==> flow/design.v <==
module multi_8b(
  input clk,
  input rst,
  input inicio,
  input [15:0] multiplicando, 
  input [7:0] multiplicador,  
  output reg [15:0] produto,
  output reg fim
);
  reg [7:0] A;
  reg [15:0] B;
  reg [3:0] count;
  wire [15:0] w_soma, w_shiftB;
  wire [7:0] w_shiftA;
  always @(posedge clk or posedge rst) begin
    if (rst) begin
      produto <= 0;
      A <= 0;
      B <= 0;
      count <= 0;
      fim <= 0;
    end else if (inicio) begin
      A <= multiplicador;
      B <= multiplicando;
      count <= 8;
      produto <= 0;
      fim <= 0;
    end else if (count > 0) begin
      if (A[0] == 1) begin
        produto <= w_soma;
      end
      B <= w_shiftB;
      A <= w_shiftA;
      count <= count - 1;
      if (count == 1)
        fim <= 1;
    end
  end
  mux8x1_16b mux_soma (.a(produto), .b(B), .x(1'b0), .y(1'b0), .z(1'b0), .s(w_soma));
  mux8x1_16b mux_shiftB (.a(B), .b(16'b1), .x(1'b0), .y(1'b1), .z(1'b0), .s(w_shiftB));
  mux8x1_8b mux_shiftA (.a(A), .b(8'b1), .x(1'b0), .y(1'b1), .z(1'b1), .s(w_shiftA));
endmodule
module mux8x1_16b (
	input [15:0] a, b,
	input x, y, z,
	output reg [15:0] s
);
	always@*
	begin
		case ({x, y, z})
			3'b000: s = a + b;
			3'b001: s = a - b;
			3'b010: s = a << b;
			3'b011: s = a >> b;
			3'b100: s = a & b;
			3'b101: s = a | b;
			3'b110: s = a ^ b;
			3'b111: s = ~a;
		endcase
	end
endmodule
module mux8x1_8b (
	input [7:0] a, b,
	input x, y, z,
	output reg [7:0] s
);
	always@*
	begin
		case ({x, y, z})
			3'b000: s = a + b;
			3'b001: s = a - b;
			3'b010: s = a << b;
			3'b011: s = a >> b;
			3'b100: s = a & b;
			3'b101: s = a | b;
			3'b110: s = a ^ b;
			3'b111: s = ~a;
		endcase
	end
endmodule
# ---- From RTL to reports: multi_8b
# Tool output for the design above, in the order of the flow.
# Lines are those of the file above, counted from 1.
# Operators: Yosys type, input widths -> output width; for muxes data width and select width s.
# Cell names lack the library's common part.
# Not given: n/a
dict set report setup {
  design {multi_8b}
  clk_port {clk}
  lib {sky130hd}
  corner {tt_025C_1v80}
}

# ---- Word level
# Yosys after proc, flatten, opt, wreduce and memory -nomap, before mapping. Memory bits, and registers merged into a memory's read port (data or address), are not among the register bits. Print and check cells are not counted. Equal cells are merged and count once.
dict set report bits {
  ff_bits 45
  input_bits 27
  output_inout_bits 17
  word_cells 26
}
dict set report classes {
  add_sub_neg 2
  cmp 1
  n_eq 1
  mux 12
  reduce_and_logical 5
}
# operator count
set op_table {}
lappend op_table {{$mux 16} 5}
lappend op_table {{$add 16x16->16} 1}
lappend op_table {{$mux 8} 2}
lappend op_table {{$mux 4} 2}
lappend op_table {{$reduce_bool 2->1} 3}
lappend op_table {{$reduce_and 2->1} 2}
lappend op_table {{$sub 4x1->4 const B} 1}
lappend op_table {{$gt 4x1->1 const B} 1}
lappend op_table {{$eq 4x1->1 const B} 1}
lappend op_table {{$mux 1} 3}

# ---- Depth
# Longest topological path by Yosys (ltp), each cell counted once; first at word level (registers and memories cut), then after technology mapping (sequential cells cut; the memories' decode and read muxes count).
dict set report depth {
  ltp_word 4
  ABC_AREA 1
  ltp_mapped 11
  depth_no_buf 11
}

# ---- After synthesis
# Source: synth_stat.txt of the flow (Yosys; design flattened, memories mapped). It holds for the ABC_AREA given above (unset counts as 0); a run with the other value may have another netlist.
dict set report synth_totals {
  cells 379
  synth_area_um2 2819.0
  seqArea_um2 1126.1
  ffs 45
  buf_cells 10
}
# cell count area_total_um2
set types {}
lappend types {dfrtp_1 45 1126.08}
lappend types {nand2_1 129 484.214}
lappend types {ha_1 17 212.704}
lappend types {inv_1 54 202.694}
lappend types {nand3_1 28 140.134}
lappend types {o21ai_0 19 95.091}
lappend types {a22oi_1 9 67.565}
lappend types {a21oi_1 13 65.062}
lappend types {nor2_1 15 56.304}
lappend types {o211ai_1 7 52.55}
lappend types {nor3_1 7 35.034}
lappend types {xor2_1 3 26.275}
lappend types {buf_2 5 25.024}
lappend types {fa_1 1 20.019}
lappend types {o311ai_0 2 17.517}
lappend types {xnor2_1 2 17.517}
lappend types {a21oi_4 1 16.266}
lappend types {buf_4 2 15.014}
# Not listed: further types 17, cells in them 20.

# ---- Worst setup path after synthesis
# Source: OpenSTA report_checks on the synthesized netlist (no wires, ideal clock, input and output delay 20% of the period each), path of least setup slack; recovery checks are left aside. Register names are those of the netlist, which keeps one name where synthesis merged equal registers.
dict set report synth_path {
  path_kind {flip-flop to flip-flop}
  startpoint {reg produto[0]}
  endpoint {reg produto[12]}
  tclk_ns 2.91
  setup_time_ns 0.117
  t_first_pin_ns 0.000
  arrival_ns 1.541
  required_ns 2.793
  slack_ns 1.251
  delay_ns 1.658
  driving_pins 12
  path_buffers 0
  synth_period_reached_ns 1.659
}
# "delay_ns" = arrival - input delay + setup time.
# "driving_pins": output pins that drive a net of the path, with the launching flip-flop's if there is one; two outputs of one cell count as two.
# "synth_period_reached_ns" = period - worst setup slack (recovery checks aside). The figure is calculated, with input and output delays left at 20% of the set period.
# Between the ends stands the longest chain of elaborated cells between them, by number of cells; it is not shown to be the way that was timed. Of several equally long chains one is given.
# A line is the first line of the expression or statement that the cell stems from. Yosys adds cells for indexed reads and writes and turns some case tables into memories.
# A register here has more assigning lines than the two given.
dict set report synth_between {
  path_cell_list {dfrtp_1 ha_1 inv_1 fa_1 inv_1 nand3_1 nand3_1 nand3_1 nand3_1 nand2_1 nand3_1 nand2_1}
  elab_chain_len 4
  cone_cells 4
  lines_between 4
  classes_between {add/sub (1); mux (3)}
}
# element line_no
set synth_lines {}
lappend synth_lines {{from (decl)} 7} ;# output reg [15:0] produto,
lappend synth_lines {{from (assign)} 17} ;# produto <= 0;
lappend synth_lines {{from (assign)} 30} ;# produto <= w_soma;
lappend synth_lines {{$add 16x16->16} 51} ;# 3'b000: s = a + b;
lappend synth_lines {{$mux 16} 29} ;# if (A[0] == 1) begin
lappend synth_lines {{$mux 16} 28} ;# end else if (count > 0) begin
lappend synth_lines {{$mux 16} 22} ;# end else if (inicio) begin
lappend synth_lines {{to (assign)} 26} ;# produto <= 0;
lappend synth_lines {{to (assign)} 30}
lappend synth_lines {{to (decl)} 7}

; Settings of 2 stored flow runs for module multi_8b (sky130hd), not sorted in any way. The constraints put input and output delay at 20% of the set period each and load the outputs with 0.01 pF.

[job 1: settings]
period_ns = 2.23
CORE_UTILIZATION = 42
SETUP_SLACK_MARGIN = 0.38
PLACE_DENSITY_LB_ADDON = 0.11
CORE_ASPECT_RATIO = 1.12
CORE_MARGIN = 7
CELL_PAD_IN_SITES_GLOBAL_PLACEMENT = 1
CELL_PAD_IN_SITES_DETAIL_PLACEMENT = 2
ABC_AREA = 1
CTS_CLUSTER_SIZE = 40
CAP_MARGIN = 5
MIN_ROUTING_LAYER = met2
MAX_ROUTING_LAYER = met5
SLEW_MARGIN = 20
[job 1: results]
outcome = incomplete, clock tree synthesis halted on DPL-0033

[job 2: settings]
period_ns = 1.32
CORE_UTILIZATION = 41
PLACE_DENSITY = 0.75
CORE_ASPECT_RATIO = 0.75
CELL_PAD_IN_SITES_GLOBAL_PLACEMENT = 0
CELL_PAD_IN_SITES_DETAIL_PLACEMENT = 2
TNS_END_PERCENT = 65
GPL_ROUTABILITY_DRIVEN = 1
CTS_CLUSTER_DIAMETER = 256
MAX_ROUTING_LAYER = met4
CAP_MARGIN = 20
CORE_MARGIN = 2
SLEW_MARGIN = 20
[job 2: results]
outcome = incomplete, placement halted on DPL-0033
