==> flow/design.v <==
module div_8b (
	input clk, rst, inicio,
	input [7:0] A, B,  
	output reg [7:0] quociente,
	output reg fim,
	output reg [15:0] resto_out
);
	reg [15:0] divisor;
	reg [15:0] resto;
	reg [3:0] count;
	reg busy;  
	always @(posedge clk or posedge rst) begin
		if (rst) begin
			resto <= 0;
			divisor <= 0;
			quociente <= 0;
			resto_out <= 0;
			count <= 0;
			fim <= 0;
			busy <= 0;
		end else if (inicio && !busy) begin
			resto <= {8'd0, A};
			divisor <= {B, 8'd0};
			count <= 8;
			fim <= 0;
			busy <= 1;
		end else if (busy && count > 0) begin
			resto = resto << 1;
			if (resto[15:8] >= (divisor >> 8)) begin
				resto[15:8] = resto[15:8] - (divisor >> 8);
				resto[0] = 1'b1;
			end else begin
				resto[0] = 1'b0;
			end
			count <= count - 1;
			if (count == 1) begin
				quociente <= resto[7:0];
				resto_out <= resto[15:8];  
				fim <= 1;
				busy <= 0;
			end
		end
	end
endmodule
# == Tool chain data of div_8b ==
# The steps from the RTL of div_8b to its reports follow in flow order.
# Lines are those of the file above, counted from 1.
# Operators: Yosys type, input widths -> output width; for muxes data width and select width s.
# Cell names lack the library's common part.
# A cell with n/a has no value.
# setup
top_module,div_8b
clock,clk
lib,sky130hd
pvt_corner,tt_025C_1v80

# == Word level ==
# Counts by Yosys on the flattened word-level netlist (proc, flatten, opt, wreduce; memories kept). Register bits leave out memories and registers merged into their read ports (data or address). Print and check cells are left out. Cells with the same type and inputs are merged into one.
# word_totals
inputBits,19
output_inout_bits,25
elab_cells,34
regBits,45
# op_classes
reduce_and_logical,7
n_eq,1
n_addsub,2
muxes,14
n_logic,1
compare,2
# ops
op,n
$mux 15,1
$mux 7,2
$sub 8x8->8,1
$ge 8x8->1,1
$mux 8,1
$mux 4,2
$mux 1,8
$reduce_bool 2->1,2
$sub 4x1->4 const B,1
$gt 4x1->1 const B,1
$eq 4x1->1 const B,1
$reduce_and 3->1,1
$logic_and 1x1->1,2
$reduce_and 2->1,1
$not 1->1,1
$logic_not 1->1,1

# == Depth ==
# Longest topological path by Yosys (ltp), each cell counted once; first at word level (registers and memories cut), then after technology mapping (sequential cells cut; the memories' decode and read muxes count).
# logic_depth
ltp_word,4
ABC_AREA,0
ltp_mapped,10
depth_no_buf,9

# == Netlist ==
# The flow's flattened synthesis, as Yosys stat reports it; memories are mapped. The netlist is that of the ABC_AREA named above (0 if unset); the other value can give another one.
# types
type,n,type_area_um2
dfrtp_1,45,1126.08
nand2_1,63,236.477
ha_1,11,137.632
o21ai_0,15,75.072
nand3_1,14,70.067
buf_4,8,60.058
a22oi_1,7,52.55
inv_1,13,48.797
nand4_1,7,43.792
clkbuf_1,11,41.29
nor2_1,10,37.536
o211ai_1,5,37.536
a21oi_1,7,35.034
a31oi_1,5,31.28
a21o_1,4,30.029
a221oi_4,1,26.275
xnor2_1,3,26.275
fa_1,1,20.019
# Not listed: further types 28, cells in them 39.
# mapped
mapped_area_um2,2438.6
ffs,45
buf_cells,20
mapped_cells,269

# == Timing after synthesis ==
# OpenSTA on the mapped netlist: ideal clock, no wires. The path of least setup slack (recovery checks aside). Input and output delay are each 20% of the period. Register names are those of the netlist, which keeps one name where synthesis merged equal registers.
# synth_path
kind,register to register
from,reg resto[7]
to,reg resto_out[7]
tclk_ns,2.58
setup_time_ns,0.125
setup_slack_ns,0.365
t_first_pin_ns,0.000
arrival_ns,2.090
driving_pins,10
delay_ns,2.215
n_path_buf,0
synth_period_reached_ns,2.215
# "delay_ns" = arrival - input delay + setup time.
# "driving_pins" counts driving pins, that of a launching flip-flop among them; a cell with two outputs on the path counts twice.
# "synth_period_reached_ns" is the clock period less the worst setup slack; recovery checks do not enter. This is arithmetic on one report: input and output delays are still those of the set period (20% each).
# Between the ends stands the longest chain of elaborated cells between them, by number of cells; it is not shown to be the way that was timed. Of several equally long chains one is given.
# Each line given opens the expression or statement behind the cell; cells for indexed reads and writes are added by Yosys, which also makes memories of some case tables.
# A register here has more assigning lines than the two given.
# synth_via
path_cell_list,dfrtp_1 > inv_1 > ha_1 > inv_1 > fa_1 > a21o_1 > a221oi_4 > a2111oi_0 > nand4b_1 > mux2_2
elab_chain_cells,2
# synth_lines
item,line,rtl
from (assign),22,"resto <= {8'd0, A};"
from (assign),28,resto = resto << 1;
$sub 8x8->8,30,resto[15:8] = resto[15:8] - (divisor >> 8);
$mux 8,29,if (resto[15:8] >= (divisor >> 8)) begin
to (assign),17,resto_out <= 0;
to (assign),38,resto_out <= resto[15:8];
to (decl),6,output reg [15:0] resto_out

# == Timing after layout ==
# From the final timing report of run 1: the path of least setup slack in the routed layout; clock arrival at registers is part of the times.
# layout_path
kind,register to register
from,reg resto[7]
to,reg resto_out[7]
n_path_buf,1
driving_pins,11
setup_slack_ns,-0.05
tclk_ns,2.18
t_first_pin_ns,0.30
setup_time_ns,0.10
arrival_ns,2.43
# Between the ends stands the longest chain of elaborated cells between them, by number of cells; it is not shown to be the way that was timed. Of several equally long chains one is given.
# A register here has more assigning lines than the two given.
# layout_via
path_cell_list,dfrtp_1 > inv_1 > ha_2 > inv_2 > fa_2 > a21o_1 > a221oi_4 > buf_6 > a2111oi_2 > nand4b_1 > mux2_4
elab_chain_cells,2
# layout_lines
item,line,rtl
from (assign),22,"resto <= {8'd0, A};"
from (assign),28,resto = resto << 1;
$sub 8x8->8,30,resto[15:8] = resto[15:8] - (divisor >> 8);
$mux 8,29,if (resto[15:8] >= (divisor >> 8)) begin
to (assign),17,resto_out <= 0;
to (assign),38,resto_out <= resto[15:8];
to (decl),6,output reg [15:0] resto_out

# Module div_8b, platform sky130hd: 2 stored runs of the flow (Yosys, OpenROAD) with differing settings, in no particular order. Input and output delays are each 20% of the period that was set; the output load is 0.01 pF.
# "clock_period_reached_ns" means the clock period less the worst setup slack. The figure is calculated, with input and output delays left at 20% of the set period.
# "worst_path_ns" is the time allowed to the run's worst setup path (the clock period less input and output delay, where it has them) less its slack. Clock arrival times count: a late capture clock shortens it, a late launch clock lengthens it.
# "power.total_uw" is the tool's figure for a default switching activity; nothing was simulated.
# Settings: . = not set for that run.
# Results: . = not shown.
name,run 1,run 2
period_ns,2.18,3.79
CAP_MARGIN,20,20
CORE_MARGIN,2,2
CORE_UTILIZATION,40,72
SLEW_MARGIN,20,25
PLACE_DENSITY_LB_ADDON,.,0.15
CELL_PAD_IN_SITES_DETAIL_PLACEMENT,.,2
GPL_ROUTABILITY_DRIVEN,.,1
CTS_CLUSTER_DIAMETER,.,115
setupTns_ns,-0.090,.
power.total_uw,5659,.
layout_utilization_pct,53.1,.
ws_setup_ns,-0.046,.
worst_path_ns,2.23,.
critical_path_kind,register to register,.
clock_period_reached_ns,2.226,.
die_area_um2,6737.1,.
ys_area_um2,2438.6,.
# Run 2: unfinished; error DPL-0033 in placement
